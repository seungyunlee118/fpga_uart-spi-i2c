==> flow/design.v <==
`timescale 1ns / 1ps
module spi_ip #
(
    parameter integer C_S_AXI_DATA_WIDTH = 32,
    parameter integer C_S_AXI_ADDR_WIDTH = 4
)
(
    input  logic                                s_axi_aclk,
    input  logic                                s_axi_aresetn,
    input  logic [C_S_AXI_ADDR_WIDTH-1 : 0]     s_axi_awaddr,
    input  logic [2 : 0]                        s_axi_awprot,
    input  logic                                s_axi_awvalid,
    output logic                                s_axi_awready,
    input  logic [C_S_AXI_DATA_WIDTH-1 : 0]     s_axi_wdata,
    input  logic [(C_S_AXI_DATA_WIDTH/8)-1 : 0] s_axi_wstrb,
    input  logic                                s_axi_wvalid,
    output logic                                s_axi_wready,
    output logic [1 : 0]                        s_axi_bresp,
    output logic                                s_axi_bvalid,
    input  logic                                s_axi_bready,
    input  logic [C_S_AXI_ADDR_WIDTH-1 : 0]     s_axi_araddr,
    input  logic [2 : 0]                        s_axi_arprot,
    input  logic                                s_axi_arvalid,
    output logic                                s_axi_arready,
    output logic [C_S_AXI_DATA_WIDTH-1 : 0]     s_axi_rdata,
    output logic [1 : 0]                        s_axi_rresp,
    output logic                                s_axi_rvalid,
    input  logic                                s_axi_rready,
    output logic                                spi_sclk,
    output logic                                spi_mosi,
    input  logic                                spi_miso,
    output logic                                spi_cs_n
);
    logic [31:0] reg0_ctrl;
    logic [31:0] reg1_status; 
    logic [31:0] reg2_tx;
    logic [31:0] reg3_rx;     
    logic axi_awready, axi_wready, axi_arready, axi_rvalid, axi_bvalid;
    logic [C_S_AXI_ADDR_WIDTH-1 : 0] axi_awaddr;
    logic [C_S_AXI_ADDR_WIDTH-1 : 0] axi_araddr;
    logic [C_S_AXI_DATA_WIDTH-1 : 0] axi_rdata;
    logic        spi_start;
    logic        spi_busy;
    logic        spi_done;
    logic [7:0]  spi_tx_data;
    logic [7:0]  spi_rx_data;
    assign s_axi_awready = axi_awready;
    assign s_axi_wready  = axi_wready;
    assign s_axi_bvalid  = axi_bvalid;
    assign s_axi_bresp   = 2'b00;  
    assign s_axi_arready = axi_arready;
    assign s_axi_rvalid  = axi_rvalid;
    assign s_axi_rdata   = axi_rdata;
    assign s_axi_rresp   = 2'b00;  
    spi_master u_spi_master (
        .clk     (s_axi_aclk),
        .rst_n   (s_axi_aresetn), 
        .start   (spi_start),
        .tx_data (spi_tx_data),
        .rx_data (spi_rx_data),
        .busy    (spi_busy),
        .done    (spi_done),
        .sclk    (spi_sclk),
        .mosi    (spi_mosi),
        .miso    (spi_miso),
        .cs_n    (spi_cs_n)
    );
    assign spi_start   = reg0_ctrl[0]; 
    assign spi_tx_data = reg2_tx[7:0];
    always_ff @(posedge s_axi_aclk) begin
        if (!s_axi_aresetn) begin
            axi_awready <= 1'b0;
            axi_wready  <= 1'b0;
            axi_bvalid  <= 1'b0;
            reg0_ctrl   <= 32'b0;
            reg2_tx     <= 32'b0;
        end else begin
            if (~axi_awready && s_axi_awvalid && s_axi_wvalid) begin
                axi_awready <= 1'b1;
                axi_wready  <= 1'b1;
                axi_awaddr  <= s_axi_awaddr; 
            end else begin
                axi_awready <= 1'b0;
                axi_wready  <= 1'b0;
            end
            if (axi_awready && axi_wready) begin
                case (axi_awaddr[3:2]) 
                    2'b00: reg0_ctrl <= s_axi_wdata;  
                    2'b10: reg2_tx   <= s_axi_wdata;  
                    default: ;
                endcase
            end
            if (axi_awready && axi_wready) begin
                axi_bvalid <= 1'b1;
            end else if (s_axi_bready && axi_bvalid) begin
                axi_bvalid <= 1'b0;
            end
        end
    end
    always_ff @(posedge s_axi_aclk) begin
        if (!s_axi_aresetn) begin
            axi_arready <= 1'b0;
            axi_rvalid  <= 1'b0;
            axi_rdata   <= 32'b0;
        end else begin
            if (~axi_arready && s_axi_arvalid) begin
                axi_arready <= 1'b1;
                axi_araddr  <= s_axi_araddr;
            end else begin
                axi_arready <= 1'b0;
            end
            if (axi_arready && s_axi_arvalid && ~axi_rvalid) begin
                axi_rvalid <= 1'b1;
                case (axi_araddr[3:2])
                    2'b00: axi_rdata <= reg0_ctrl; 
                    2'b01: axi_rdata <= {30'b0, spi_done, spi_busy};  
                    2'b10: axi_rdata <= reg2_tx;
                    2'b11: axi_rdata <= {24'b0, spi_rx_data};         
                    default: axi_rdata <= 32'b0;
                endcase
            end else if (axi_rvalid && s_axi_rready) begin
                axi_rvalid <= 1'b0;
            end
        end
    end
endmodule
`timescale 1ns / 1ps
module spi_master (
    input  logic        clk,         
    input  logic        rst_n,       
    input  logic        start,       
    input  logic [7:0]  tx_data,     
    output logic [7:0]  rx_data,     
    output logic        busy,        
    output logic        done,        
    output logic        sclk,        
    output logic        mosi,        
    input  logic        miso,        
    output logic        cs_n         
);
    localparam int CLK_DIV = 100;        
    localparam int CNT_MID = CLK_DIV/2;  
    typedef enum logic [1:0] {
        IDLE,
        START,
        TRANS,
        DONE_STATE
    } state_t;
    state_t state;   
    logic [6:0] clk_cnt;     
    logic [2:0] bit_cnt;     
    logic [7:0] shift_reg;   
    always_ff @(posedge clk or negedge rst_n) begin
        if (!rst_n) begin
            state     <= IDLE;
            cs_n      <= 1'b1;
            sclk      <= 1'b0;   
            mosi      <= 1'b0;
            busy      <= 1'b0;
            done      <= 1'b0;
            rx_data   <= 8'b0;
            clk_cnt   <= '0;     
            bit_cnt   <= '0;
            shift_reg <= '0;
        end else begin
            case (state)
                IDLE: begin
                    cs_n <= 1'b1;
                    sclk <= 1'b0;
                    done <= 1'b0;
                    if (start) begin
                        shift_reg <= tx_data;  
                        busy      <= 1'b1;
                        state     <= START;
                    end else begin
                        busy      <= 1'b0;
                    end
                end
                START: begin
                    clk_cnt <= '0;
                    bit_cnt <= 3'd7; 
                    cs_n    <= 1'b0;       
                    mosi    <= shift_reg[7]; 
                    state   <= TRANS;
                end
                TRANS: begin
                    if (clk_cnt < CLK_DIV - 1) 
                        clk_cnt <= clk_cnt + 1;
                    else 
                        clk_cnt <= '0;
                    if (clk_cnt == 0) begin
                        sclk <= 1'b0; 
                    end
                    else if (clk_cnt == CNT_MID) begin
                        sclk <= 1'b1;          
                        shift_reg[0] <= miso;  
                    end
                    else if (clk_cnt == CLK_DIV - 1) begin
                        sclk <= 1'b0;          
                        if (bit_cnt > 0) begin
                            bit_cnt <= bit_cnt - 1;
                            shift_reg <= {shift_reg[6:0], 1'b0}; 
                            mosi      <= shift_reg[6];  
                        end else begin
                            state <= DONE_STATE;  
                        end
                    end
                end
                DONE_STATE: begin
                    cs_n    <= 1'b1;
                    busy    <= 1'b0;
                    done    <= 1'b1;       
                    rx_data <= shift_reg;  
                    state   <= IDLE;
                end
                default: state <= IDLE;
            endcase
        end
    end
endmodule
; ---- Reports on spi_ip
; Tool output for the design above, in the order of the flow.
; Line numbers count from 1 in the design file above.
; Library cell names are shortened.
; A cell with n/a has no value.
[setup]
design = spi_ip
clk_port = s_axi_aclk
library = sky130hd
corner = tt_025C_1v80

; ---- After elaboration
; Source: Yosys, flattened and elaborated, memories not mapped. Widths are those after wreduce. Registers that Yosys merges into a memory's read port (data or address) are not register bits. Print and check cells do not count.
[word_totals]
regBits = 141
input_bits = 58
out_inout_bits = 44
word_cells = 118
[op_classes]
add_sub_neg = 2
cmp = 2
eq_ne = 18
n_mux = 45
logic = 3
reduce_logical = 28
[op_table]
columns = operator, count
row1 = 32-bit parallel mux with 4-bit select, 1
row2 = 7-bit 2-to-1 mux, 6
row3 = 7-bit parallel mux with 2-bit select, 2
row4 = 1-bit 2-to-1 mux, 19
row5 = 2-bit nonzero test, 6
row6 = 6-bit AND reduction, 2
row7 = 3-bit 2-to-1 mux, 4
row8 = 1-bit parallel mux with 2-bit select, 6
row9 = 2-bit == test with constant B, 5
row10 = 2-bit AND reduction, 5
row11 = 5-bit AND reduction, 2
row12 = 2-bit 2-to-1 mux, 5
row13 = 2-bit != test with constant B, 4
row14 = 2-bit parallel mux with 4-bit select, 1
row15 = 1-bit logical AND, 7
row16 = 7-bit by 1-bit adder with 7-bit output with constant B, 1
row17 = 7-bit by 6-bit == test with 1-bit output with constant B, 1
row18 = 7-bit < comparator with constant B, 1
row19 = 7-bit == test with constant B, 1
row20 = 7-bit zero test, 1
row21 = 2-bit zero test, 3
row22 = 3-bit by 1-bit != test with 1-bit output with constant B, 2
row23 = 3-bit parallel mux with 2-bit select, 1
row24 = 2-bit by 1-bit == test with 1-bit output with constant B, 2
row25 = 2-bit by 1-bit != test with 1-bit output with constant B, 2
row26 = 4-bit by 1-bit != test with 1-bit output with constant B, 1
row27 = 4-bit nonzero test, 1
row28 = 1-bit inverter, 3
; Not listed: further kinds 3, cells in them 3.

; ---- Logic depth
; Depth = most cells in a row (Yosys ltp): at word level without a register or memory, in the mapped netlist without a sequential cell, where the memories' decode and read muxes count.
[logic_depth]
word_depth = 6
ABC_AREA = 0
depth_mapped = 6
depth_no_buf = 6

; ---- Synthesis result
; The flow's flattened synthesis, as Yosys stat reports it; memories are mapped. The netlist is that of the ABC_AREA named above (0 if unset); the other value can give another one.
; Totals and module areas in this step are rounded.
[mapped]
stdcells = 636
mapped_area_mm2 = 0.00601
seqArea_mm2 = 0.003
ffs = 139
buffers = 49
[types]
columns = type, count, area_total_um2
row1 = dfxtp_1, 100, 2001.92
row2 = dfrtp_1, 33, 825.792
row3 = nand2_1, 144, 540.518
row4 = a21boi_0, 67, 502.982
row5 = mux2i_1, 33, 330.317
row6 = mux2_2, 23, 258.998
row7 = nor2b_1, 29, 181.424
row8 = clkbuf_1, 36, 135.13
row9 = a21oi_1, 26, 130.125
row10 = nor3_1, 25, 125.12
row11 = edfxtp_1, 4, 120.115
row12 = o211ai_1, 10, 75.072
row13 = ha_1, 5, 62.56
row14 = o211a_1, 6, 60.058
row15 = dfstp_2, 2, 52.55
row16 = nor2_1, 13, 48.797
row17 = inv_1, 12, 45.043
row18 = mux4_2, 2, 45.043
; Other cell types: 32; their cells: 66.
; By module: a second synthesis without flattening, with its own total; a netlist apart from the flattened one above.
[unflattened]
cells_unflattened = 649
area_unflattened_mm2 = 0.00606
; Rows give one instance, submodules left out.
[modules]
columns = module, n_inst, cells, area_mm2, mod_seq_area_mm2
row1 = spi_ip, 1, 490, 0.00434, 0.00212
row2 = spi_master, 1, 159, 0.00172, 0.000878

; ---- Worst setup path after synthesis
; Path of least setup slack by OpenSTA after synthesis, without wires, with an ideal clock, recovery checks aside; 20% of the period is set as input and as output delay. Where synthesis merged equal registers, the netlist keeps one of their names.
[synth_path]
path_kind = flip-flop to flip-flop
start = register u_spi_master.bit_cnt[0]
end = register u_spi_master.bit_cnt[1]
period_ps = 2200
setup_time_ps = 87
launch_ps = 0
arrival_time_ps = 1571
t_required_ps = 2113
path_slack_ps = 542
delay_ps = 1658
driving_pins = 7
path_buffers = 0
synth_period_reached_ps = 1658
; "delay_ps" = arrival - input delay + setup time.
; "driving_pins": output pins that drive a net of the path, with the launching flip-flop's if there is one; two outputs of one cell count as two.
; "synth_period_reached_ps" = period - worst setup slack (recovery checks aside). The figure is calculated, with input and output delays left at 20% of the set period.
; Between the ends stands the longest chain of elaborated cells between them, by number of cells; it is not shown to be the way that was timed. Of several equally long chains one is given.
; Each line given opens the expression or statement behind the cell; cells for indexed reads and writes are added by Yosys, which also makes memories of some case tables.
; A register here has more assigning lines than the two given.
[synth_between]
cell_sequence = dfrtp_1 -> inv_1 -> ha_1 -> nor2b_1 -> nor3b_4 -> mux2_2 -> a22oi_1
elab_chain_cells = 6
cone_cells = 9
cone_lines = 6
classes_between = 1 x add/sub; 1 x compare; 1 x eq/ne; 5 x mux; 1 x reduce/logical
[synth_rtl]
columns = item, line
row1 = from (decl), 151  ; logic [2:0] bit_cnt;
row2 = from (assign), 163  ; bit_cnt   <= '0;
row3 = from (assign), 201  ; bit_cnt <= bit_cnt - 1;
row4 = 3-bit by 1-bit subtractor with 3-bit output, 201
row5 = 3-bit 2-to-1 mux, 200  ; if (bit_cnt > 0) begin
row6 = 3-bit 2-to-1 mux, 198  ; else if (clk_cnt == CLK_DIV - 1) begin
row7 = 3-bit 2-to-1 mux, 194  ; else if (clk_cnt == CNT_MID) begin
row8 = 3-bit 2-to-1 mux, 191  ; if (clk_cnt == 0) begin
row9 = 3-bit parallel mux with 2-bit select, 166  ; case (state)
row10 = to (assign), 163
row11 = to (assign), 201
row12 = to (decl), 151

; ---- Path in the finished layout
; From the final timing report of flow run A: the path of least setup slack in the routed layout; clock arrival at registers is part of the times.
; The path's times are printed in steps of 10 ps; the period is the one set.
[layout_path]
path_kind = flip-flop to flip-flop
start = register u_spi_master.clk_cnt[1]
end = register u_spi_master.shift_reg[2]
period_ps = 1600
setup_time_ps = 110
launch_ps = 420
arrival_time_ps = 1930
t_required_ps = 1900
path_slack_ps = -30
driving_pins = 7
path_buffers = 1
; Between the ends stands the longest chain of elaborated cells between them, by number of cells; it is not shown to be the way that was timed. Of several equally long chains one is given.
; A register here has more assigning lines than the two given.
[layout_between]
cell_sequence = dfrtp_1 -> ha_4 -> nand3_4 -> nor3b_4 -> o21bai_4 -> buf_12 -> mux2_4
elab_chain_cells = 5
cone_cells = 11
cone_lines = 4
classes_between = 5 x eq/ne; 4 x mux; 2 x reduce/logical
[layout_rtl]
columns = item, line
row1 = from (decl), 150  ; logic [6:0] clk_cnt;
row2 = from (assign), 162  ; clk_cnt   <= '0;
row3 = from (assign), 188  ; clk_cnt <= clk_cnt + 1;
row4 = 7-bit == test, 198  ; else if (clk_cnt == CLK_DIV - 1) begin
row5 = 7-bit 2-to-1 mux, 198
row6 = 7-bit 2-to-1 mux, 194  ; else if (clk_cnt == CNT_MID) begin
row7 = 7-bit 2-to-1 mux, 191  ; if (clk_cnt == 0) begin
row8 = 7-bit parallel mux with 2-bit select, 166  ; case (state)
row9 = to (assign), 172  ; shift_reg <= tx_data;
row10 = to (assign), 202  ; shift_reg <= {shift_reg[6:0], 1'b0};
row11 = to (decl), 152  ; logic [7:0] shift_reg;

==> results <==
Measured data: module spi_ip, platform sky130hd, 2 stored runs of the flow under differing settings, order arbitrary. Input and output delays are each 20% of the period that was set; the output load is 0.01 pF.
By "achieved_period_ps" is meant the clock period of the run minus its worst setup slack. This is arithmetic on one report: input and output delays are still those of the set period (20% each).
"timing.worst_path_ps": the worst setup path's part of the clock period (all of it between registers, 20% less for each end at a port) less its slack. A launch clock that arrives late makes it longer, a capture clock that arrives late makes it shorter.
"design_power_uw" rests on the timing tool's default activity at the inputs, not on a simulated workload.
"timing.worst_path_ps" is given in steps of 10 ps.
The measured numbers are rounded.

# flow run A
==> flow/run.sh <==
#!/bin/bash
# the make line also repeats the synthesis and layout settings of config.mk as NAME=value (left out here)
make -C /OpenROAD-flow-scripts/flow DESIGN_CONFIG=/design/flow/config.mk WORK_HOME=/design/flow/orfs CLKGATE_MAP_FILE= finish
==> flow/config.mk <==
export PLATFORM = sky130hd
export DESIGN_NAME = spi_ip
export DESIGN_NICKNAME = spi_ip
export VERILOG_FILES = /design/flow/design.v
export SDC_FILE = /design/flow/constraint.sdc
export NUM_CORES = 4
export LEC_CHECK = 0
export CAP_MARGIN = 10
export CELL_PAD_IN_SITES_GLOBAL_PLACEMENT = 2
export CORE_MARGIN = 2
export CORE_UTILIZATION = 33
export GPL_TIMING_DRIVEN = 1
export PLACE_DENSITY_LB_ADDON = 0.05
export SLEW_MARGIN = 20
export TNS_END_PERCENT = 5
==> flow/constraint.sdc <==
create_clock -name core_clock -period 1.6 [get_ports {s_axi_aclk}]
set_input_delay 0.3200 -clock core_clock [delete_from_list [all_inputs] [get_ports {s_axi_aclk}]]
set_output_delay 0.3200 -clock core_clock [all_outputs]
set_load 0.01 [all_outputs]

==> flow run A: results <==
design_power_uw=8160
layout_stdcell_area_mm2=0.00809
total_negative_slack_ps=-205
timing.worst_path_ps=1630
worst_path_kind="flip-flop to flip-flop"
synth_chip_area_mm2=0.00601
fin_util_frac=0.452
ws_setup_ps=-33
final_die_area_mm2=0.0193
achieved_period_ps=1633

# flow run B
==> flow/run.sh <==
#!/bin/bash
# the make line also repeats the synthesis and layout settings of config.mk as NAME=value (left out here)
make -C /OpenROAD-flow-scripts/flow DESIGN_CONFIG=/design/flow/config.mk WORK_HOME=/design/flow/orfs CLKGATE_MAP_FILE= finish
==> flow/config.mk <==
export PLATFORM = sky130hd
export DESIGN_NAME = spi_ip
export DESIGN_NICKNAME = spi_ip
export VERILOG_FILES = /design/flow/design.v
export SDC_FILE = /design/flow/constraint.sdc
export NUM_CORES = 4
export LEC_CHECK = 0
export CAP_MARGIN = 20
export CORE_MARGIN = 2
export CORE_UTILIZATION = 62
export SLEW_MARGIN = 20
==> flow/constraint.sdc <==
create_clock -name core_clock -period 2.09 [get_ports {s_axi_aclk}]
set_input_delay 0.4180 -clock core_clock [delete_from_list [all_inputs] [get_ports {s_axi_aclk}]]
set_output_delay 0.4180 -clock core_clock [all_outputs]
set_load 0.01 [all_outputs]

==> flow run B: results <==
design_power_uw=5930
layout_stdcell_area_mm2=0.00755
total_negative_slack_ps=0
timing.worst_path_ps=1570
worst_path_kind="flip-flop to output port"
synth_chip_area_mm2=0.00601
fin_util_frac=0.809
ws_setup_ps=104
final_die_area_mm2=0.0105
achieved_period_ps=1986
