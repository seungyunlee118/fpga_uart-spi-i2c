==> flow/design.v <==
`timescale 1ns / 1ps
module i2c_master (
    input  logic        clk,
    input  logic        rst_n,
    input  logic        start,
    input  logic [6:0]  addr,
    input  logic        rw,
    input  logic [7:0]  wdata,
    output logic [7:0]  rdata,
    output logic        busy,
    output logic        done,
    output logic        ack_error,
    input  logic        scl_i,
    output logic        scl_o,
    output logic        scl_t,
    input  logic        sda_i,
    output logic        sda_o,
    output logic        sda_t
);
    localparam int CLK_DIV = 250; 
    logic [8:0] clk_cnt;
    logic [1:0] q_cnt;
    logic       tick;
    typedef enum logic [3:0] {
        IDLE, START, ADDR, ACK_ADDR, DATA_TX, ACK_TX,
        DATA_RX, ACK_RX, NACK_RX, STOP
    } state_t;
    state_t state;
    logic [2:0] bit_cnt;
    logic [7:0] shift_reg;
    always_ff @(posedge clk or negedge rst_n) begin
        if (!rst_n) begin
            clk_cnt <= 0;    
            q_cnt   <= 0;    
            tick    <= 1'b0;
        end else begin
            if (busy || start) begin
                if (clk_cnt == CLK_DIV - 1) begin
                    clk_cnt <= 0;  
                    q_cnt   <= q_cnt + 1;
                    tick    <= 1'b1;
                end else begin
                    clk_cnt <= clk_cnt + 1;
                    tick    <= 1'b0;
                end
            end else begin
                clk_cnt <= 0;  
                q_cnt   <= 0;  
                tick    <= 1'b0;
            end
        end
    end
    always_ff @(posedge clk or negedge rst_n) begin
        if (!rst_n) begin
            state     <= IDLE;
            scl_t     <= 1'b1; sda_t <= 1'b1;
            scl_o     <= 1'b0; sda_o <= 1'b0;
            busy      <= 1'b0; done  <= 1'b0;
            ack_error <= 1'b0;
            bit_cnt   <= 3'd7;
            shift_reg <= 0;  
            rdata     <= 0;  
        end else begin
            if (state == IDLE) begin
                scl_t <= 1'b1;
                sda_t <= 1'b1;
                done  <= 1'b0;
                if (start) begin
                    state     <= START;
                    busy      <= 1'b1;
                    ack_error <= 1'b0;
                    shift_reg <= {addr, rw};
                end else begin
                    busy <= 1'b0;
                end
            end
            else if (tick) begin
                case (q_cnt)
                    0: scl_t <= 1'b0; 
                    1: scl_t <= 1'b0; 
                    2: scl_t <= 1'b1; 
                    3: scl_t <= 1'b1; 
                endcase
                case (state)
                    START: begin
                        if (q_cnt == 0) begin scl_t <= 1'b1; sda_t <= 1'b1; end
                        if (q_cnt == 1) begin scl_t <= 1'b1; sda_t <= 1'b0; end
                        if (q_cnt == 2) begin scl_t <= 1'b1; sda_t <= 1'b0; end
                        if (q_cnt == 3) begin scl_t <= 1'b0; sda_t <= 1'b0; state <= ADDR; bit_cnt <= 7; end
                    end
                    ADDR: begin
                        if (q_cnt == 0) begin 
                            if (shift_reg[7]) sda_t <= 1'b1; 
                            else              sda_t <= 1'b0; 
                        end
                        if (q_cnt == 3) begin
                            if (bit_cnt == 0) state <= ACK_ADDR;
                            else begin
                                bit_cnt   <= bit_cnt - 1;
                                shift_reg <= {shift_reg[6:0], 1'b0};
                            end
                        end
                    end
                    ACK_ADDR: begin
                        if (q_cnt == 0) sda_t <= 1'b1;  
                        if (q_cnt == 2) begin 
                            if (sda_i == 1'b1) ack_error <= 1'b1; 
                        end
                        if (q_cnt == 3) begin
                            if (ack_error) state <= STOP; 
                            else if (shift_reg[0]) begin  
                                state <= DATA_RX; 
                                bit_cnt <= 7;
                            end else begin  
                                state <= DATA_TX;
                                bit_cnt <= 7;
                                shift_reg <= wdata; 
                            end
                        end
                    end
                    DATA_TX: begin
                        if (q_cnt == 0) begin
                            if (shift_reg[7]) sda_t <= 1'b1; 
                            else              sda_t <= 1'b0; 
                        end
                        if (q_cnt == 3) begin
                            if (bit_cnt == 0) state <= ACK_TX;
                            else begin
                                bit_cnt   <= bit_cnt - 1;
                                shift_reg <= {shift_reg[6:0], 1'b0};
                            end
                        end
                    end
                    ACK_TX: begin
                        if (q_cnt == 0) sda_t <= 1'b1; 
                        if (q_cnt == 2) begin
                             if (sda_i == 1'b1) ack_error <= 1'b1; 
                        end
                        if (q_cnt == 3) state <= STOP; 
                    end
                    STOP: begin
                        if (q_cnt == 0) begin scl_t <= 1'b0; sda_t <= 1'b0; end
                        if (q_cnt == 1) begin scl_t <= 1'b1; sda_t <= 1'b0; end
                        if (q_cnt == 2) begin scl_t <= 1'b1; sda_t <= 1'b1; done <= 1'b1; busy <= 1'b0; state <= IDLE; end
                    end
                endcase
            end
        end
    end
endmodule
======== Step by step through the tools: i2c_master ========
What the tools print for i2c_master, step after step.
Line numbers count from 1 in the design file above.
Operators: Yosys type, input widths -> output width; for muxes data width and select width s.
Library cell names are shortened.
A cell with n/a has no value.
design
  design top .............................. i2c_master
  clock port .............................. clk
  cell library ............................ sky130hd
  timing corner ........................... tt_025C_1v80

======== Word-level counts ========
Counts by Yosys on the flattened word-level netlist (proc, flatten, opt, wreduce; memories kept). Register bits leave out memories and registers merged into their read ports (data or address). Print and check cells are left out. Cells with the same type and inputs are merged into one.
word-level totals
  flip-flop bits (word level) ............. 32
  bits of input ports ..................... 21
  output and inout bits ................... 15
  word-level cells ........................ 144
operators by class
  add/subtract/negate cells ............... 3
  eq/ne operators ......................... 33
  muxes and demuxes ....................... 73
  bitwise gates (word level) .............. 1
  reduce/logical cells .................... 22
operators by type and width
  operator             count
  $mux 8               8
  $mux 4               12
  $mux 1               37
  $ne 3x3->1 const B   8
  $pmux 4 s6           1
  $mux 9               2
  $reduce_and 8->1     2
  $pmux 8 s2           1
  $mux 3               5
  $ne 4x2->1 const B   3
  $reduce_and 11->1    1
  $ne 2x2->1 const B   5
  $add 9x1->9 const B  1
  $eq 9x8->1 const B   1
  $pmux 3 s3           1
  $reduce_or 2->1      4
  $eq 4x2->1 const B   2
  $eq 4x3->1 const B   2
  $reduce_bool 4->1    2
  $reduce_and 7->1     1
  $reduce_bool 7->1    1
  $reduce_bool 2->1    3
  $ne 3x2->1 const B   2
  $mux 2               3
  $ne 5x5->1 const B   1
  $reduce_and 5->1     1
  $ne 2x1->1 const B   2
  $eq 2x2->1 const B   2
Not listed: further kinds 17, cells in them 18.

======== Logic depth ========
Yosys ltp: most cells in a row. Word level: on the elaborated netlist, between registers, memories and ports. Mapped: between sequential cells and ports; inverters and the memories' decode and read muxes count.
logic depth
  depth in word-level cells ............... 10
  ABC_AREA ................................ 0
  mapped depth ............................ 7
  gate-level depth less buffers ........... 6

======== After synthesis ========
The flow's flattened synthesis, as Yosys stat reports it; memories are mapped. The netlist is that of the ABC_AREA named above (0 if unset); the other value can give another one.
cell types
  type       count  area in all (um^2)
  dfrtp_1    29     725.696
  dfstp_2    6      157.651
  ha_1       10     125.12
  nor2_1     23     86.333
  buf_4      11     82.579
  nand2_1    21     78.826
  a21oi_1    13     65.062
  nor4b_1    7      61.309
  o21ai_0    12     60.058
  xnor2_1    6      52.55
  mux2_2     4      45.043
  inv_1      11     41.29
  nand3_1    7      35.034
  clkbuf_1   9      33.782
  mux2_1     3      33.782
  a31oi_1    5      31.28
  and3_1     5      31.28
  a2111oi_4  1      27.526
Not listed: further types 30, cells in them 39.
mapped netlist
  mapped cells ............................ 222
  cell area after synthesis ............... 2064.5 um^2
  sequential part of the area ............. 883.3 um^2
  flip-flop cells ......................... 35
  buffers ................................. 22

======== Path before layout ========
OpenSTA on the mapped netlist: ideal clock, no wires. The path of least setup slack (recovery checks aside). Input and output delay are each 20% of the period. Register names are those of the netlist, which keeps one name where synthesis merged equal registers.
timing path post-synthesis
  kind .................................... register to register
  start ................................... register q_cnt[0]
  end ..................................... register shift_reg[3]
  clock period ............................ 2240 ps
  setup time .............................. 125 ps
  launch time at the first pin ............ 0 ps
  arrival ................................. 1625 ps
  data required time ...................... 2115 ps
  path slack .............................. 490 ps
  path delay .............................. 1750 ps
  stages on the path ...................... 7
  path buffers ............................ 1
  synthesis period reached ................ 1750 ps
"path delay" = arrival - input delay + setup time.
"stages on the path" counts driving pins, that of a launching flip-flop among them; a cell with two outputs on the path counts twice.
"synthesis period reached" is the clock period less the worst setup slack; recovery checks do not enter. This is arithmetic on one report: input and output delays are still those of the set period (20% each).
Between the ends stands the longest chain of elaborated cells between them, by number of cells; it is not shown to be the way that was timed. Of several equally long chains one is given.
Each line given opens the expression or statement behind the cell; cells for indexed reads and writes are added by Yosys, which also makes memories of some case tables.
At most two assigning lines are given for a register; there are more.
on the way, post-synthesis
  cell sequence ........................... dfrtp_1 ha_1 nand2b_1 a31oi_1 o211a_1 buf_2 mux2_2
  cells in the longest elaborated chain ... 5
  elaborated cells on any way between the ends .. 9
  classes of those cells .................. 3 x eq/ne; 5 x mux; 1 x reduce/logical
RTL lines, path post-synthesis
  what           RTL line  RTL
  from (decl)    22        logic [1:0] q_cnt;
  from (assign)  34        q_cnt   <= 0;
  from (assign)  40        q_cnt   <= q_cnt + 1;
  $eq 2x2->1     96        if (q_cnt == 3) begin
  $mux 8         96
  $pmux 8 s2     84        case (state)
  $mux 8         77        else if (tick) begin
  $mux 8         64        if (state == IDLE) begin
  to (assign)    72        shift_reg <= {addr, rw};
  to (assign)    100       shift_reg <= {shift_reg[6:0], 1'b0};
  to (decl)      30        logic [7:0] shift_reg;

======== Worst path after layout ========
Path of least setup slack in the final report of run A (OpenROAD, finished layout, wires in). Where an end is a register, its clock arrival counts in the times.
The report prints the path's times to 10 ps; the period is as set.
timing path post-layout
  kind .................................... register to register
  start ................................... register bit_cnt[0]
  end ..................................... register shift_reg[3]
  clock period ............................ 1960 ps
  setup time .............................. 110 ps
  launch time at the first pin ............ 280 ps
  arrival ................................. 1980 ps
  data required time ...................... 2140 ps
  path slack .............................. 160 ps
  stages on the path ...................... 8
  path buffers ............................ 1
Between the ends stands the longest chain of elaborated cells between them, by number of cells; it is not shown to be the way that was timed. Of several equally long chains one is given.
At most two assigning lines are given for a register; there are more.
on the way, post-layout
  cell sequence ........................... dfstp_2 inv_1 ha_1 nand2b_1 a211o_1 o211a_1 buf_12 mux2_2
  cells in the longest elaborated chain ... 6
  elaborated cells on any way between the ends .. 8
  classes of those cells .................. 1 x eq/ne; 5 x mux; 2 x reduce/logical
RTL lines, path post-layout
  what             RTL line  RTL
  from (decl)      29        logic [2:0] bit_cnt;
  from (assign)    99        bit_cnt   <= bit_cnt - 1;
  from (assign)    129       bit_cnt   <= bit_cnt - 1;
  $logic_not 3->1  97        if (bit_cnt == 0) state <= ACK_ADDR;
  $mux 8           97
  $mux 8           96        if (q_cnt == 3) begin
  $pmux 8 s2       84        case (state)
  $mux 8           77        else if (tick) begin
  $mux 8           64        if (state == IDLE) begin
  to (assign)      72        shift_reg <= {addr, rw};
  to (assign)      100       shift_reg <= {shift_reg[6:0], 1'b0};
  to (decl)        30        logic [7:0] shift_reg;

Wiki page: i2c_master / flow data

Module i2c_master, platform sky130hd: 2 stored runs of the flow (Yosys, OpenROAD) with differing settings, in no particular order. Input and output delays are each 20% of the period that was set; the output load is 0.01 pF.
By "clock period achieved" is meant the clock period of the run minus its worst setup slack. This is arithmetic on one report: input and output delays are still those of the set period (20% each).
"worst setup path time" means the part of the period allowed to the worst setup path (the constraints hold back 20% at inputs and 20% at outputs) less its slack; where the path has registers, the arrival times of their clocks count too.
By "power" is meant OpenSTA's value without simulated activity: inputs other than the clock are taken to toggle once in ten clock periods, and the tool carries that through the logic.
"worst setup path time" is known to 10 ps.

---- run A ----
settings
  period_ns = 1.96
  CORE_UTILIZATION = 45
  CAP_MARGIN = 20
  CORE_MARGIN = 2
  SLEW_MARGIN = 20
results
  power ................................... 1.687 mW
  mapped cell area after synthesis ........ 2064.5 um^2
  worst hold slack after layout ........... 489 ps
  standard-cell area of the final layout .. 2498.7 um^2
  worst setup path time ................... 1800 ps
  worst path kind ......................... register to register
  clock period achieved ................... 1804 ps
  setup slack of the worst path ........... 156 ps
  post-route setup TNS .................... 0 ps
  die area ................................ 5145.2 um^2

---- run B ----
settings
  period_ns = 1.61
  CORE_UTILIZATION = 64
  SETUP_SLACK_MARGIN = 0.44
  PLACE_DENSITY_LB_ADDON = 0.14
  CORE_ASPECT_RATIO = 0.53
  CELL_PAD_IN_SITES_DETAIL_PLACEMENT = 2
  TNS_END_PERCENT = 95
  GPL_TIMING_DRIVEN = 0
  CAP_MARGIN = 20
  CORE_MARGIN = 2
  SLEW_MARGIN = 20
results
  no final report: placement broke off with DPL-0033
