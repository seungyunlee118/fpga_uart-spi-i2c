==> flow/design.v <==
`timescale 1ns / 1ps
module baud_gen (
    input  logic        clk,         
    input  logic        reset_n,     
    input  logic [15:0] divisor,     
    output logic        tick         
);
    logic [15:0] counter;
    always_ff @(posedge clk or negedge reset_n) begin
        if (!reset_n) begin
            counter <= '0;
            tick    <= 1'b0;
        end else begin
            if (counter >= divisor) begin
                counter <= '0;
                tick    <= 1'b1;  
            end else begin
                counter <= counter + 1;
                tick    <= 1'b0;
            end
        end
    end
endmodule
`timescale 1ns / 1ps
module fifo #(
    parameter DATA_WIDTH = 8,
    parameter ADDR_WIDTH = 4   
)(
    input  logic                  clk,
    input  logic                  reset_n,
    input  logic                  wr_en,
    input  logic [DATA_WIDTH-1:0] wr_data,
    output logic                  full,
    input  logic                  rd_en,
    output logic [DATA_WIDTH-1:0] rd_data,
    output logic                  empty
);
    logic [DATA_WIDTH-1:0] mem [0:(2**ADDR_WIDTH)-1];
    initial begin
        for (int i = 0; i < (2**ADDR_WIDTH); i++) begin
            mem[i] = '0;
        end
    end
    logic [ADDR_WIDTH:0] wr_ptr, wr_ptr_next;  
    logic [ADDR_WIDTH:0] rd_ptr, rd_ptr_next;
    always_ff @(posedge clk or negedge reset_n) begin
        if (!reset_n) begin
            wr_ptr <= 0;
            rd_ptr <= 0;
        end else begin
            wr_ptr <= wr_ptr_next;
            rd_ptr <= rd_ptr_next;
        end
    end
    always_ff @(posedge clk) begin
        if (wr_en && !full) begin
            mem[wr_ptr[ADDR_WIDTH-1:0]] <= wr_data;
        end
    end
    always_comb begin
        wr_ptr_next = wr_ptr;
        rd_ptr_next = rd_ptr;
        if (wr_en && !full) begin
            wr_ptr_next = wr_ptr + 1;
        end
        if (rd_en && !empty) begin
            rd_ptr_next = rd_ptr + 1;
        end
    end
    assign rd_data = mem[rd_ptr[ADDR_WIDTH-1:0]];
    assign empty = (wr_ptr == rd_ptr);
    assign full = (wr_ptr[ADDR_WIDTH-1:0] == rd_ptr[ADDR_WIDTH-1:0]) &&
                  (wr_ptr[ADDR_WIDTH] != rd_ptr[ADDR_WIDTH]);
endmodule
`timescale 1ns / 1ps
module uart_core (
    input  logic        clk,
    input  logic        reset_n,
    input  logic [15:0] divisor,
    input  logic        rx_pin,
    output logic        tx_pin,
    input  logic        tx_wr_en,
    input  logic [7:0]  tx_wr_data,
    output logic        tx_full,
    input  logic        rx_rd_en,
    output logic [7:0]  rx_rd_data,
    output logic        rx_empty,
    output logic        rx_err  
);
    logic       tick;
    logic       tx_fifo_empty;
    logic [7:0] tx_fifo_out;
    logic       tx_core_start;
    logic       tx_core_done;
    logic       tx_core_busy;
    logic       rx_core_done;
    logic [7:0] rx_core_data;
    logic       rx_core_err;
    baud_gen u_baud_gen (
        .clk(clk), .reset_n(reset_n), .divisor(divisor), .tick(tick)
    );
    fifo #(.DATA_WIDTH(8), .ADDR_WIDTH(4)) u_tx_fifo (
        .clk(clk), .reset_n(reset_n),
        .wr_en(tx_wr_en), .wr_data(tx_wr_data), .full(tx_full),  
        .rd_en(tx_core_done), .rd_data(tx_fifo_out), .empty(tx_fifo_empty)  
    );
    assign tx_core_start = (!tx_fifo_empty) && (!tx_core_busy) && (!tx_core_done);
    uart_tx u_uart_tx (
        .clk(clk), .reset_n(reset_n), .tick(tick),
        .tx_start(tx_core_start), .tx_data(tx_fifo_out),
        .tx_pin(tx_pin), .tx_done(tx_core_done), .tx_busy(tx_core_busy)
    );
    uart_rx u_uart_rx (
        .clk(clk), .reset_n(reset_n), .tick(tick), .rx_pin(rx_pin),
        .rx_done(rx_core_done), .rx_data(rx_core_data), .rx_err(rx_core_err)
    );
    fifo #(.DATA_WIDTH(8), .ADDR_WIDTH(4)) u_rx_fifo (
        .clk(clk), .reset_n(reset_n),
        .wr_en(rx_core_done), .wr_data(rx_core_data), .full(),  
        .rd_en(rx_rd_en), .rd_data(rx_rd_data), .empty(rx_empty)  
    );
    assign rx_err = rx_core_err;
endmodule
`timescale 1ns / 1ps
module uart_rx (
    input  logic       clk,
    input  logic       reset_n,
    input  logic       tick,
    input  logic       rx_pin,
    output logic       rx_done,     
    output logic [7:0] rx_data,
    output logic       rx_err
);
    typedef enum logic [1:0] {IDLE, START, DATA, STOP} state_t;
    state_t state, state_next;
    logic [3:0] tick_cnt, tick_cnt_next;
    logic [2:0] bit_cnt, bit_cnt_next;
    logic [7:0] shift_reg, shift_reg_next;
    logic rx_sync_0, rx_sync_1;
    always_ff @(posedge clk or negedge reset_n) begin
        if (!reset_n) begin
            rx_sync_0 <= 1'b1;
            rx_sync_1 <= 1'b1;
        end else begin
            rx_sync_0 <= rx_pin;
            rx_sync_1 <= rx_sync_0;
        end
    end
    always_ff @(posedge clk or negedge reset_n) begin
        if (!reset_n) begin
            state     <= IDLE;
            tick_cnt  <= 0;
            bit_cnt   <= 0;
            shift_reg <= 0;
            rx_data   <= 0;
            rx_done   <= 0;     
            rx_err    <= 0;
        end else begin
            rx_done <= 0;       
            case (state)
                IDLE: begin
                    if (rx_sync_1 == 1'b0) begin
                        state <= START;
                        tick_cnt <= 0;
                    end
                end
                START: begin
                    if (tick) begin
                        if (tick_cnt == 7) begin
                            if (rx_sync_1 == 1'b0) begin
                                tick_cnt <= 0;
                                bit_cnt  <= 0;
                                state    <= DATA;
                            end else begin
                                state <= IDLE;
                            end
                        end else begin
                            tick_cnt <= tick_cnt + 1;
                        end
                    end
                end
                DATA: begin
                    if (tick) begin
                        if (tick_cnt == 15) begin
                            tick_cnt <= 0;
                            shift_reg <= {rx_sync_1, shift_reg[7:1]};
                            if (bit_cnt == 7) begin
                                state <= STOP;
                            end else begin
                                bit_cnt <= bit_cnt + 1;
                            end
                        end else begin
                            tick_cnt <= tick_cnt + 1;
                        end
                    end
                end
                STOP: begin
                    if (tick) begin
                        if (tick_cnt == 15) begin
                            state <= IDLE;
                            rx_done <= 1'b1;        
                            rx_data <= shift_reg;   
                            if (rx_sync_1 == 1'b0) rx_err <= 1'b1;
                            else                   rx_err <= 1'b0;
                        end else begin
                            tick_cnt <= tick_cnt + 1;
                        end
                    end
                end
            endcase
        end
    end
endmodule
`timescale 1ns / 1ps
module uart_tx (
    input  logic       clk,
    input  logic       reset_n,
    input  logic       tick,       
    input  logic       tx_start,   
    input  logic [7:0] tx_data,    
    output logic       tx_pin,     
    output logic       tx_done,    
    output logic       tx_busy     
);
    typedef enum logic [1:0] {
        IDLE,
        START,
        DATA,
        STOP
    } state_t;
    state_t state, state_next;
    logic [3:0] tick_cnt, tick_cnt_next;  
    logic [2:0] bit_cnt, bit_cnt_next;    
    logic [7:0] shift_reg, shift_reg_next;  
    logic       tx_reg, tx_reg_next;      
    always_ff @(posedge clk or negedge reset_n) begin
        if (!reset_n) begin
            state     <= IDLE;
            tick_cnt  <= 0;
            bit_cnt   <= 0;
            shift_reg <= 0;
            tx_reg    <= 1'b1;  
        end else begin
            state     <= state_next;
            tick_cnt  <= tick_cnt_next;
            bit_cnt   <= bit_cnt_next;
            shift_reg <= shift_reg_next;
            tx_reg    <= tx_reg_next;
        end
    end
    always_comb begin
        state_next     = state;
        tick_cnt_next  = tick_cnt;
        bit_cnt_next   = bit_cnt;
        shift_reg_next = shift_reg;
        tx_reg_next    = tx_reg;
        tx_done = 1'b0;
        tx_busy = 1'b1;  
        case (state)
            IDLE: begin
                tx_busy = 1'b0;
                tx_reg_next = 1'b1;  
                if (tx_start) begin
                    state_next = START;
                    tick_cnt_next = 0;
                    shift_reg_next = tx_data;  
                end
            end
            START: begin
                tx_reg_next = 1'b0;  
                if (tick) begin  
                    if (tick_cnt == 15) begin
                        state_next = DATA;
                        tick_cnt_next = 0;
                        bit_cnt_next = 0;
                    end else begin
                        tick_cnt_next = tick_cnt + 1;
                    end
                end
            end
            DATA: begin
                tx_reg_next = shift_reg[0];  
                if (tick) begin
                    if (tick_cnt == 15) begin
                        tick_cnt_next = 0;
                        shift_reg_next = shift_reg >> 1;  
                        if (bit_cnt == 7) begin  
                            state_next = STOP;
                        end else begin
                            bit_cnt_next = bit_cnt + 1;
                        end
                    end else begin
                        tick_cnt_next = tick_cnt + 1;
                    end
                end
            end
            STOP: begin
                tx_reg_next = 1'b1;  
                if (tick) begin
                    if (tick_cnt == 15) begin  
                        state_next = IDLE;
                        tx_done = 1'b1;  
                    end else begin
                        tick_cnt_next = tick_cnt + 1;
                    end
                end
            end
        endcase
    end
    assign tx_pin = tx_reg;
endmodule
## Reports on uart_core

What the tools print for uart_core, step after step.
Lines are those of the file above, counted from 1.
Cell names lack the library's common part.
Not given: -

| inputs | value |
|---|---|
| design top | uart_core |
| clock input | clk |
| standard-cell library | sky130hd |
| corner | tt_025C_1v80 |

## Elaborated design

Yosys after proc, flatten, opt, wreduce and memory -nomap, before mapping. Memory bits, and registers merged into a memory's read port (data or address), are not among the register bits. Print and check cells are not counted. Equal cells are merged and count once.
Memory sizes are those after Yosys's memory passes, which may raise the word count (mostly to a power of two), join words into wider ones and drop unused or constant bits.

| operators by class | value |
|---|---|
| add/subtract/negate cells | 9 |
| magnitude comparators | 1 |
| equality and inequality tests | 39 |
| mux-type cells | 67 |
| bitwise operators | 2 |
| reduce/logical cells | 32 |

Operators by type and width:

| operator | number |
|---|---|
| two-way mux 4 bit | 14 |
| two-way mux 8 bit | 5 |
| two-way mux 2 bit | 17 |
| two-way mux 3 bit | 11 |
| inequality test 2 bit (second input constant) | 13 |
| adder 5 x 1 -> 5 bit (second input constant) | 4 |
| inequality test 2 x 1 -> 1 bit (second input constant) | 9 |
| adder 16 x 1 -> 16 bit (second input constant) | 1 |
| >= comparator 16 bit | 1 |
| case mux 8 bit (select 2 bit) | 1 |
| case mux 4 bit (select 4 bit) | 1 |
| two-way mux 16 bit | 1 |
| case mux 2 bit (select 4 bit) | 2 |
| case mux 4 bit (select 3 bit) | 1 |
| case mux 3 bit (select 2 bit) | 2 |
| equality test 5 bit | 2 |
| AND reduction 9 bit | 1 |
| two-way mux 1 bit | 9 |
| logical AND 1 bit | 8 |
| equality test 2 bit (second input constant) | 4 |
| adder 4 x 1 -> 4 bit (second input constant) | 2 |
| equality test 4 bit | 2 |
| equality test 4 bit (second input constant) | 2 |
| AND reduction 4 bit | 2 |
| AND reduction 8 bit | 1 |
| AND reduction 7 bit | 1 |
| zero test 1 bit | 6 |
| OR reduction 2 bit | 3 |

Not listed: further kinds 15, cells in them 24.

| word-level totals | value |
|---|---|
| register bits | 84 |
| bits in writable memories | 256 |
| memories kept | 2 |
| input port bits | 29 |
| output and inout bits | 12 |
| word-level cells | 172 |

Memories:

| name | words | width | rd ports | wr ports | RTL line | RTL |
|---|---|---|---|---|---|---|
| u_rx_fifo.mem | 16 | 8 | 1 | 1 | 38 | `logic [DATA_WIDTH-1:0] mem [0:(2**ADDR_WIDTH)-1];` |
| u_tx_fifo.mem | 16 | 8 | 1 | 1 | 38 |  |

## Longest topological paths

Yosys ltp: most cells in a row. Word level: on the elaborated netlist, between registers, memories and ports. Mapped: between sequential cells and ports; inverters and the memories' decode and read muxes count.

| depth | value |
|---|---|
| depth in word-level cells | 8 |
| ABC_AREA | 1 |
| depth in mapped cells | 12 |
| gate-level depth less buffers | 11 |

## After synthesis

Source: synth_stat.txt of the flow (Yosys; design flattened, memories mapped). It holds for the ABC_AREA given above (unset counts as 0); a run with the other value may have another netlist.

Cells by type:

| cell | number | area in all (um^2) |
|---|---|---|
| edfxtp_1 | 256 | 7.69E+03 |
| dfrtp_1 | 83 | 2.08E+03 |
| nand2_1 | 312 | 1.17E+03 |
| nor2_1 | 184 | 690.662 |
| o21ai_0 | 117 | 585.562 |
| nand3_1 | 116 | 580.557 |
| inv_1 | 136 | 510.49 |
| ha_1 | 33 | 412.896 |
| o211ai_1 | 35 | 262.752 |
| xor2_1 | 22 | 192.685 |
| dfstp_2 | 5 | 131.376 |
| buf_2 | 25 | 125.12 |
| a21oi_1 | 23 | 115.11 |
| nand2_2 | 13 | 81.328 |
| o21ai_2 | 9 | 78.826 |
| xnor2_1 | 9 | 78.826 |
| clkbuf_1 | 19 | 71.318 |
| buf_6 | 5 | 56.304 |

Other cell types: 25; their cells: 63.

| mapped netlist | value |
|---|---|
| standard cells after synthesis | 1465 |
| cell area after synthesis | 15377.2 um^2 |
| sequential part of the area | 9895.7 um^2 |
| flip-flop cells | 344 |
| buffer cells | 55 |

## Worst setup path after synthesis

Path of least setup slack by OpenSTA after synthesis, without wires, with an ideal clock, recovery checks aside; 20% of the period is set as input and as output delay. Where synthesis merged equal registers, the netlist keeps one of their names.

| timing after synthesis | value |
|---|---|
| path kind | reg-to-reg |
| start point | reg u_tx_fifo.wr_ptr[4] |
| end point | mem u_tx_fifo.mem[3][0] |
| clock period | 2.55 ns |
| setup time | 0.370 ns |
| launch time at the first pin | 0.000 ns |
| data arrival time | 1.501 ns |
| required time | 2.180 ns |
| path slack | 0.679 ns |
| delay of the path | 1.871 ns |
| driving pins on the path | 7 |
| path buffers | 0 |
| period reached after synthesis | 1.871 ns |

"delay of the path" is the arrival time less input delay plus setup time.
"driving pins on the path": output pins that drive a net of the path, with the launching flip-flop's if there is one; two outputs of one cell count as two.
"period reached after synthesis" is the clock period less the worst setup slack; recovery checks do not enter. This is arithmetic on one report: input and output delays are still those of the set period (20% each).
The rows between start and end are the longest chain of elaborated cells between them; the timing report does not say that the signal goes this way. Where chains are equally long, one stands for them.
A line is the first line of the expression or statement that the cell stems from. Yosys adds cells for indexed reads and writes and turns some case tables into memories.
The path ends at the enable pin of a flip-flop; only ways to that pin are counted.

| on the way, after synthesis | value |
|---|---|
| cells stage by stage | dfrtp_1 -> xnor2_1 -> or2_4 -> nand2_8 -> inv_6 -> nand2_2 -> nor2_1 |
| length of the longest elaborated chain | 5 |
| elaborated cells between the ends (all ways) | 6 |
| those cells by class | 1 x eq/ne; 2 x mux; 3 x reduce/logical |

Ends and longest elaborated chain, after synthesis:

| item | RTL line | RTL |
|---|---|---|
| start: declaration | 44 | `logic [ADDR_WIDTH:0] wr_ptr, wr_ptr_next;` |
| start: assignment | 48 | `wr_ptr <= 0;` |
| start: assignment | 51 | `wr_ptr <= wr_ptr_next;` |
| inequality test 1 bit | 73 | `(wr_ptr[ADDR_WIDTH] != rd_ptr[ADDR_WIDTH]);` |
| logical AND 1 bit | 72 | `assign full = (wr_ptr[ADDR_WIDTH-1:0] == rd_ptr[ADDR_WIDTH-1:0]) &&` |
| zero test 1 bit | 56 | `if (wr_en && !full) begin` |
| logical AND 1 bit | 56 |  |
| two-way mux 4 bit | 56 |  |
| end: declaration | 38 | `logic [DATA_WIDTH-1:0] mem [0:(2**ADDR_WIDTH)-1];` |

## Worst path after layout

From the final timing report of run 1: the path of least setup slack in the routed layout; clock arrival at registers is part of the times.

| timing post-layout | value |
|---|---|
| path kind | reg-to-output |
| start point | reg u_rx_fifo.rd_ptr[2] |
| end point | out rx_rd_data[6] |
| clock period | 2.84 ns |
| output delay | 0.57 ns |
| launch time at the first pin | 0.53 ns |
| data arrival time | 2.46 ns |
| required time | 2.27 ns |
| path slack | -0.19 ns |
| driving pins on the path | 6 |
| path buffers | 1 |

The rows between start and end are the longest chain of elaborated cells between them; the timing report does not say that the signal goes this way. Where chains are equally long, one stands for them.
The chain passes a memory read, where the word-level depth is cut; so it can be longer than that depth.

| on the way, post-layout | value |
|---|---|
| cells stage by stage | dfrtp_1 -> inv_1 -> o211ai_1 -> nand3_1 -> nand2_1 -> buf_2 |
| length of the longest elaborated chain | 1 |
| elaborated cells between the ends (all ways) | 1 |
| source lines of those cells | 1 |
| those cells by class | 1 x memory |

Ends and longest elaborated chain, post-layout:

| item | RTL line | RTL |
|---|---|---|
| start: declaration | 45 | `logic [ADDR_WIDTH:0] rd_ptr, rd_ptr_next;` |
| start: assignment | 49 | `rd_ptr <= 0;` |
| start: assignment | 52 | `rd_ptr <= rd_ptr_next;` |
| memory (16 x 8 bit) | 38 | `logic [DATA_WIDTH-1:0] mem [0:(2**ADDR_WIDTH)-1];` |
| end: declaration | 86 | `output logic [7:0]  rx_rd_data,` |

FLOW RESULTS
============

Design uart_core on sky130hd. What follows are 2 stored runs of the flow, each under its own settings; their order means nothing. The constraints put input and output delay at 20% of the set period each and load the outputs with 0.01 pF.
"period achieved" is the run's clock period less its worst setup slack. It is reckoned from that one timing run; input and output delays stay at 20% of the period that was set.
By "time on the worst setup path" is meant the share of the clock period that the worst setup path is allowed (20% is reserved at inputs, 20% at outputs), minus its slack. Clock arrival times at its registers enter into it.
"power" rests on the timing tool's default activity at the inputs, not on a simulated workload.
Among the settings, n/a means not set for that run.

| run | period_ns | CORE_UTILIZATION | SETUP_SLACK_MARGIN | PLACE_DENSITY_LB_ADDON | CORE_MARGIN | CELL_PAD_IN_SITES_DETAIL_PLACEMENT | ABC_AREA | GPL_ROUTABILITY_DRIVEN | CAP_MARGIN | SLEW_MARGIN | MIN_ROUTING_LAYER | MAX_ROUTING_LAYER | TNS_END_PERCENT | CTS_CLUSTER_SIZE | CTS_CLUSTER_DIAMETER | overall die area (um^2) | post-route setup TNS (ns) | time on the worst setup path (ns) | worst path kind | period achieved (ns) | synthesis area (um^2) | standard-cell area after routing (um^2) | final design utilization | power (W) | lowest setup slack (ns) |
|---|---|---|---|---|---|---|---|---|---|---|---|---|---|---|---|---|---|---|---|---|---|---|---|---|---|
| run 1 | 2.84 | 47 | 0.71 | 0.25 | 5 | 1 | 1 | 1 | 30 | 30 | met2 | met4 | n/a | n/a | n/a | 36435.2 | -0.305 | 2.46 | reg-to-output | 3.026 | 15377.2 | 18572.8 | 0.572 | 0.01438 | -0.186 |
| run 2 | 3.77 | 34 | -0.23 | 0.3 | 2 | 1 | n/a | n/a | 20 | 20 | n/a | n/a | 40 | 88 | 254 | 44461.9 | 0.000 | 3.00 | reg-to-output | 3.758 | 14549.0 | 15721.3 | 0.373 | 0.006277 | 0.012 |
